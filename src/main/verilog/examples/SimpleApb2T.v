==> flow/design.v <==
module Apb2CSTrgt(
  input         clock,
  input         reset,
  input  [31:0] io_apb2T_req_pAddr,
  input         io_apb2T_req_pSel,
  input         io_apb2T_req_pEnable,
  input         io_apb2T_req_pWrite,
  input  [31:0] io_apb2T_req_pWData,
  input  [3:0]  io_apb2T_req_pStrb,
  output        io_apb2T_rsp_pReady,
  output [31:0] io_apb2T_rsp_pRData,
  output        io_apb2T_rsp_pSlvErr,
  output [7:0]  io_rwVec_0,
  input  [7:0]  io_roVec_0,
  output [7:0]  io_woVec_0
);
  reg [7:0] SimpleRw_RwBits;  
  reg [7:0] SimpleRoWo_WoBits;  
  reg [3:0] pAddrFF;  
  reg  pWriteFF;  
  reg  pReadyFF;  
  reg [31:0] pRDataFF;  
  reg  pSlvErrFF;  
  reg  regAliasFF;  
  wire  _GEN_1 = io_apb2T_req_pSel & ~io_apb2T_req_pEnable & io_apb2T_req_pWrite;  
  wire  _GEN_2 = io_apb2T_req_pSel & ~io_apb2T_req_pEnable ? io_apb2T_req_pWrite : pReadyFF;  
  wire  regIndex = pAddrFF[2];  
  wire  _T_2 = ~regIndex;  
  wire  fieldPStrbBits_0 = io_apb2T_req_pStrb[0];  
  wire [31:0] _GEN_5 = fieldPStrbBits_0 ? io_apb2T_req_pWData : {{24'd0}, SimpleRw_RwBits};  
  wire  _GEN_6 = fieldPStrbBits_0 ? 1'h0 : fieldPStrbBits_0;  
  wire [31:0] _GEN_7 = ~regIndex ? _GEN_5 : {{24'd0}, SimpleRw_RwBits};  
  wire  _GEN_8 = ~regIndex & _GEN_6;  
  wire  fieldPStrbBits_0_1 = io_apb2T_req_pStrb[1];  
  wire  _GEN_9 = fieldPStrbBits_0_1 | _GEN_8;  
  wire [23:0] _GEN_10 = fieldPStrbBits_0_1 ? io_apb2T_req_pWData[31:8] : {{16'd0}, SimpleRoWo_WoBits};  
  wire  _GEN_11 = fieldPStrbBits_0_1 ? _GEN_8 : _GEN_9;  
  wire [23:0] _GEN_12 = regIndex ? _GEN_10 : {{16'd0}, SimpleRoWo_WoBits};  
  wire  _GEN_13 = regIndex ? _GEN_11 : _GEN_8;  
  wire  _GEN_14 = regAliasFF | _GEN_13;  
  wire [31:0] _GEN_15 = regAliasFF ? {{24'd0}, SimpleRw_RwBits} : _GEN_7;  
  wire [23:0] _GEN_16 = regAliasFF ? {{16'd0}, SimpleRoWo_WoBits} : _GEN_12;  
  wire [31:0] _GEN_19 = pWriteFF ? _GEN_15 : {{24'd0}, SimpleRw_RwBits};  
  wire [23:0] _GEN_20 = pWriteFF ? _GEN_16 : 24'h0;  
  wire [7:0] _GEN_22 = _T_2 ? SimpleRw_RwBits : 8'h0;  
  wire [15:0] shiftedBits_1 = {SimpleRoWo_WoBits, 8'h0};  
  wire [15:0] _GEN_27 = {{8'd0}, io_roVec_0};  
  wire [15:0] _pRDataFF_T = _GEN_27 | shiftedBits_1;  
  wire [15:0] _GEN_23 = regIndex ? _pRDataFF_T : {{8'd0}, _GEN_22};  
  wire  _GEN_25 = ~pReadyFF | _GEN_2;  
  wire [31:0] _GEN_28 = reset ? 32'h0 : _GEN_19;  
  wire [23:0] _GEN_29 = reset ? 24'h0 : _GEN_20;  
  assign io_apb2T_rsp_pReady = pReadyFF;  
  assign io_apb2T_rsp_pRData = pRDataFF;  
  assign io_apb2T_rsp_pSlvErr = pSlvErrFF;  
  assign io_rwVec_0 = SimpleRw_RwBits;  
  assign io_woVec_0 = SimpleRoWo_WoBits;  
  always @(posedge clock) begin
    SimpleRw_RwBits <= _GEN_28[7:0];  
    SimpleRoWo_WoBits <= _GEN_29[7:0];  
    if (reset) begin  
      pAddrFF <= 4'h0;  
    end else if (io_apb2T_req_pSel & ~io_apb2T_req_pEnable) begin  
      pAddrFF <= io_apb2T_req_pAddr[3:0];  
    end
    if (reset) begin  
      pWriteFF <= 1'h0;  
    end else if (pWriteFF) begin  
      pWriteFF <= 1'h0;  
    end else begin
      pWriteFF <= _GEN_1;
    end
    pReadyFF <= reset | _GEN_25;  
    if (reset) begin  
      pRDataFF <= 32'h0;  
    end else if (~pReadyFF) begin  
      pRDataFF <= {{16'd0}, _GEN_23};
    end
    if (reset) begin  
      pSlvErrFF <= 1'h0;  
    end else if (~pReadyFF) begin  
      pSlvErrFF <= regAliasFF;
    end else if (pWriteFF) begin  
      pSlvErrFF <= _GEN_14;
    end
    if (reset) begin  
      regAliasFF <= 1'h0;  
    end else if (io_apb2T_req_pSel & ~io_apb2T_req_pEnable) begin  
      regAliasFF <= |io_apb2T_req_pAddr[31:3];  
    end
  end
endmodule
module SimpleApb2T(
  input         clock,
  input         reset,
  input  [31:0] io_apb2T_req_pAddr,
  input  [2:0]  io_apb2T_req_pProt,
  input         io_apb2T_req_pSel,
  input         io_apb2T_req_pEnable,
  input         io_apb2T_req_pWrite,
  input  [31:0] io_apb2T_req_pWData,
  input  [3:0]  io_apb2T_req_pStrb,
  output        io_apb2T_rsp_pReady,
  output [31:0] io_apb2T_rsp_pRData,
  output        io_apb2T_rsp_pSlvErr,
  output [7:0]  io_rw_SimpleRw_RwBits,
  input  [7:0]  io_ro_SimpleRoWo_RoBits,
  output [7:0]  io_wo_SimpleRoWo_WoBits
);
  wire  t_clock;  
  wire  t_reset;  
  wire [31:0] t_io_apb2T_req_pAddr;  
  wire  t_io_apb2T_req_pSel;  
  wire  t_io_apb2T_req_pEnable;  
  wire  t_io_apb2T_req_pWrite;  
  wire [31:0] t_io_apb2T_req_pWData;  
  wire [3:0] t_io_apb2T_req_pStrb;  
  wire  t_io_apb2T_rsp_pReady;  
  wire [31:0] t_io_apb2T_rsp_pRData;  
  wire  t_io_apb2T_rsp_pSlvErr;  
  wire [7:0] t_io_rwVec_0;  
  wire [7:0] t_io_roVec_0;  
  wire [7:0] t_io_woVec_0;  
  Apb2CSTrgt t (  
    .clock(t_clock),
    .reset(t_reset),
    .io_apb2T_req_pAddr(t_io_apb2T_req_pAddr),
    .io_apb2T_req_pSel(t_io_apb2T_req_pSel),
    .io_apb2T_req_pEnable(t_io_apb2T_req_pEnable),
    .io_apb2T_req_pWrite(t_io_apb2T_req_pWrite),
    .io_apb2T_req_pWData(t_io_apb2T_req_pWData),
    .io_apb2T_req_pStrb(t_io_apb2T_req_pStrb),
    .io_apb2T_rsp_pReady(t_io_apb2T_rsp_pReady),
    .io_apb2T_rsp_pRData(t_io_apb2T_rsp_pRData),
    .io_apb2T_rsp_pSlvErr(t_io_apb2T_rsp_pSlvErr),
    .io_rwVec_0(t_io_rwVec_0),
    .io_roVec_0(t_io_roVec_0),
    .io_woVec_0(t_io_woVec_0)
  );
  assign io_apb2T_rsp_pReady = t_io_apb2T_rsp_pReady;  
  assign io_apb2T_rsp_pRData = t_io_apb2T_rsp_pRData;  
  assign io_apb2T_rsp_pSlvErr = t_io_apb2T_rsp_pSlvErr;  
  assign io_rw_SimpleRw_RwBits = t_io_rwVec_0;  
  assign io_wo_SimpleRoWo_WoBits = t_io_woVec_0;  
  assign t_clock = clock;
  assign t_reset = reset;
  assign t_io_apb2T_req_pAddr = io_apb2T_req_pAddr;  
  assign t_io_apb2T_req_pSel = io_apb2T_req_pSel;  
  assign t_io_apb2T_req_pEnable = io_apb2T_req_pEnable;  
  assign t_io_apb2T_req_pWrite = io_apb2T_req_pWrite;  
  assign t_io_apb2T_req_pWData = io_apb2T_req_pWData;  
  assign t_io_apb2T_req_pStrb = io_apb2T_req_pStrb;  
  assign t_io_roVec_0 = io_ro_SimpleRoWo_RoBits;  
endmodule
# ---- From RTL to reports: SimpleApb2T
# The steps from the RTL of SimpleApb2T to its reports follow in flow order.
# Lines are those of the file above, counted from 1.
# Operators: Yosys type, input widths -> output width; for muxes data width and select width s.
# Cell names lack the library's common part.
# The mark n/a stands for no value.
dict set report setup {
  design {SimpleApb2T}
  clk_port {clock}
  cell_library {sky130hd}
  pvt_corner {tt_025C_1v80}
}

# ---- Word level
# Source: Yosys, flattened and elaborated, memories not mapped. Widths are those after wreduce. Registers that Yosys merges into a memory's read port (data or address) are not register bits. Print and check cells do not count. Equal cells are merged and count once.
dict set report op_classes {
  div_mod_pow 0
  n_reduce_logical 5
  shift 0
  add_sub_neg 0
  cmp 0
  n_eq 1
  multipliers 0
  n_mux 4
  logic 10
}
# operator n
set op_table {}
lappend op_table {{$reduce_or 29->1} 1}
lappend op_table {{$or 8x16->16} 1}
lappend op_table {{$mux 16} 1}
lappend op_table {{$not 1->1} 5}
lappend op_table {{$reduce_or 2->1} 2}
lappend op_table {{$reduce_and 4->1} 1}
lappend op_table {{$reduce_and 3->1} 1}
lappend op_table {{$mux 1} 3}
lappend op_table {{$and 1x1->1} 2}
lappend op_table {{$or 1x1->1} 2}
lappend op_table {{$ne 2x1->1 const B} 1}
dict set report word_totals {
  out_inout_bits 50
  latch_bits 0
  inputBits 84
  register_bits 39
  mem_bits_ro 0
  ramBits 0
  clocked_rd_ports_x_width 0
  n_memories 0
}

# ---- Longest topological paths
# Depth = most cells in a row (Yosys ltp): at word level without a register or memory, in the mapped netlist without a sequential cell, where the memories' decode and read muxes count.
dict set report depth {
  word_depth 5
  abc_area 0
  ltp_mapped 5
}

# ---- Netlist
# Yosys stat after the flow's synthesis: flattened, memories mapped to cells. It holds for the ABC_AREA given above (unset counts as 0); a run with the other value may have another netlist.
# The area totals of this step are shown rounded.
dict set report synth_totals {
  ffs 37
  seqArea_um2 740.7
  cells 167
  area_um2 1659
  buffers 26
}
# cell_type n area_total_um2
set types {}
lappend types {dfxtp_1 37 740.71}
lappend types {mux2i_1 26 260.25}
lappend types {buf_4 17 127.622}
lappend types {nor2_1 26 97.594}
lappend types {mux2_2 8 90.086}
lappend types {nand3b_1 9 67.565}
lappend types {a21oi_1 8 40.038}
lappend types {nor4_1 5 31.28}
lappend types {nand2_1 8 30.029}
lappend types {nor4bb_4 1 25.024}
lappend types {buf_6 2 22.522}
lappend types {buf_2 4 20.019}
lappend types {nand2b_1 3 18.768}
lappend types {nor4_2 1 12.512}
lappend types {buf_1 3 11.261}
lappend types {or4b_1 1 10.01}
lappend types {a41oi_1 1 8.758}
lappend types {and4_1 1 8.758}
# Not listed: further types 6, cells in them 6.
# By module: a second synthesis without flattening, with its own total; a netlist apart from the flattened one above.
dict set report unflattened {
  cells_unflattened 167
  area_unflattened_um2 1659
}
# Each row is one instance without its submodules.
# mod cells mod_area_um2 n_inst seq_area_um2
set by_module {}
lappend by_module {Apb2CSTrgt 167 1659 1 740.7}
lappend by_module {SimpleApb2T 0 0.0 1 0.0}

# ---- Path before layout
# Source: OpenSTA report_checks on the synthesized netlist (no wires, ideal clock, input and output delay 20% of the period each), path of least setup slack; recovery checks are left aside. Register names are those of the netlist, which keeps one name where synthesis merged equal registers.
dict set report synth_path {
  path_kind {reg-to-reg}
  from {register t.pAddrFF[2]}
  to {register t.pRDataFF[7]}
  t_arrival_ns 1.069
  launch_ns 0.000
  stages 6
  setup_time_ns 0.128
  path_slack_ns 0.143
  delay_ns 1.197
  tclk_ns 1.34
  n_path_buf 2
  period_less_setup_slack_ns 1.197
}
# "delay_ns" = arrival - input delay + setup time.
# "stages" counts driving pins, that of a launching flip-flop among them; a cell with two outputs on the path counts twice.
# "period_less_setup_slack_ns" is the clock period less the worst setup slack; recovery checks do not enter. This is arithmetic on one report: input and output delays are still those of the set period (20% each).
# Between the ends stands the longest chain of elaborated cells between them, by number of cells; it is not shown to be the way that was timed. Of several equally long chains one is given.
# Each line given opens the expression or statement behind the cell; cells for indexed reads and writes are added by Yosys, which also makes memories of some case tables.
dict set report synth_between {
  cell_sequence {dfxtp_1 -> buf_6 -> buf_4 -> mux2_2 -> mux2i_1 -> nor2_1}
  elab_chain_cells 1
}
# item line_no
set synth_lines {}
lappend synth_lines {{start, declared} 19} ;# reg [3:0] pAddrFF;
lappend synth_lines {{start, assigned} 62} ;# pAddrFF <= 4'h0;
lappend synth_lines {{start, assigned} 64} ;# pAddrFF <= io_apb2T_req_pAddr[3:0];
lappend synth_lines {{$mux 16} 49} ;# wire [15:0] _GEN_23 = regIndex ? _pRDataFF_T : {{8'd0}, _GEN_22};
lappend synth_lines {{end, assigned} 75} ;# pRDataFF <= 32'h0;
lappend synth_lines {{end, assigned} 77} ;# pRDataFF <= {{16'd0}, _GEN_23};
lappend synth_lines {{end, declared} 22} ;# reg [31:0] pRDataFF;

# ---- Timing after layout
# Path of least setup slack in the final report of record 2 (OpenROAD, finished layout, wires in). Where an end is a register, its clock arrival counts in the times.
dict set report layout_path {
  path_kind {reg-to-reg}
  from {register t.pAddrFF[2]}
  to {register t.SimpleRw_RwBits[7]}
  n_path_buf 1
  setup_time_ns 0.11
  stages 5
  launch_ns 0.29
  path_slack_ns -0.45
  tclk_ns 0.782
  t_arrival_ns 1.42
}
# Between the ends stands the longest chain of elaborated cells between them, by number of cells; it is not shown to be the way that was timed. Of several equally long chains one is given.
dict set report layout_between {
  cell_sequence {dfxtp_4 -> nor4bb_4 -> buf_12 -> mux2i_1 -> nor2_1}
  elab_chain_cells 2
}
# item line_no
set layout_lines {}
lappend layout_lines {{start, declared} 19} ;# reg [3:0] pAddrFF;
lappend layout_lines {{start, assigned} 62} ;# pAddrFF <= 4'h0;
lappend layout_lines {{start, assigned} 64} ;# pAddrFF <= io_apb2T_req_pAddr[3:0];
lappend layout_lines {{$not 1->1} n/a}
lappend layout_lines {{$reduce_and 4->1} n/a}
lappend layout_lines {{end, assigned} 59} ;# SimpleRw_RwBits <= _GEN_28[7:0];
lappend layout_lines {{end, declared} 17} ;# reg [7:0] SimpleRw_RwBits;

; Module SimpleApb2T, platform sky130hd: 2 stored runs of the flow (Yosys, OpenROAD) with differing settings, in no particular order. Input and output delays are each 20% of the period that was set; the output load is 0.01 pF.
; By "clock_period_reached_ns" is meant the clock period of the run minus its worst setup slack. This is arithmetic on one report: input and output delays are still those of the set period (20% each).
; "worst_path_ns" is the time allowed to the run's worst setup path (the clock period less input and output delay, where it has them) less its slack. Clock arrival times count: a late capture clock shortens it, a late launch clock lengthens it.
; "totalPower_uw" is the tool's figure for a default switching activity; nothing was simulated.
; The results are shown rounded.

[record 1: settings]
period_ns = 1.85
CORE_UTILIZATION = 67
SETUP_SLACK_MARGIN = 0.14
CELL_PAD_IN_SITES_GLOBAL_PLACEMENT = 3
CELL_PAD_IN_SITES_DETAIL_PLACEMENT = 2
GPL_TIMING_DRIVEN = 1
CTS_CLUSTER_SIZE = 94
SLEW_MARGIN = 5
CAP_MARGIN = 20
CORE_MARGIN = 2
[record 1: results]
outcome = no final report: placement broke off with GPL-0301

[record 2: settings]
period_ns = 0.782
CORE_UTILIZATION = 39
PLACE_DENSITY_LB_ADDON = 0.12
CORE_ASPECT_RATIO = 0.96
TNS_END_PERCENT = 70
GPL_ROUTABILITY_DRIVEN = 0
CTS_CLUSTER_DIAMETER = 303
CAP_MARGIN = 5
MIN_ROUTING_LAYER = met2
CORE_MARGIN = 2
SLEW_MARGIN = 20
[record 2: results]
fin_ws_ns = -0.450
clock_period_reached_ns = 1.232
yosys_chip_area_um2 = 1659
dieArea_um2 = 4792
worst_path_ns = 1.23
worstPathKind = reg-to-reg
totalPower_uw = 3824
worst_hold_slack_ns = 0.136
tns_setup_ns = -14.97
finish.stdcell_area_um2 = 3114
post_route_util_frac = 0.752
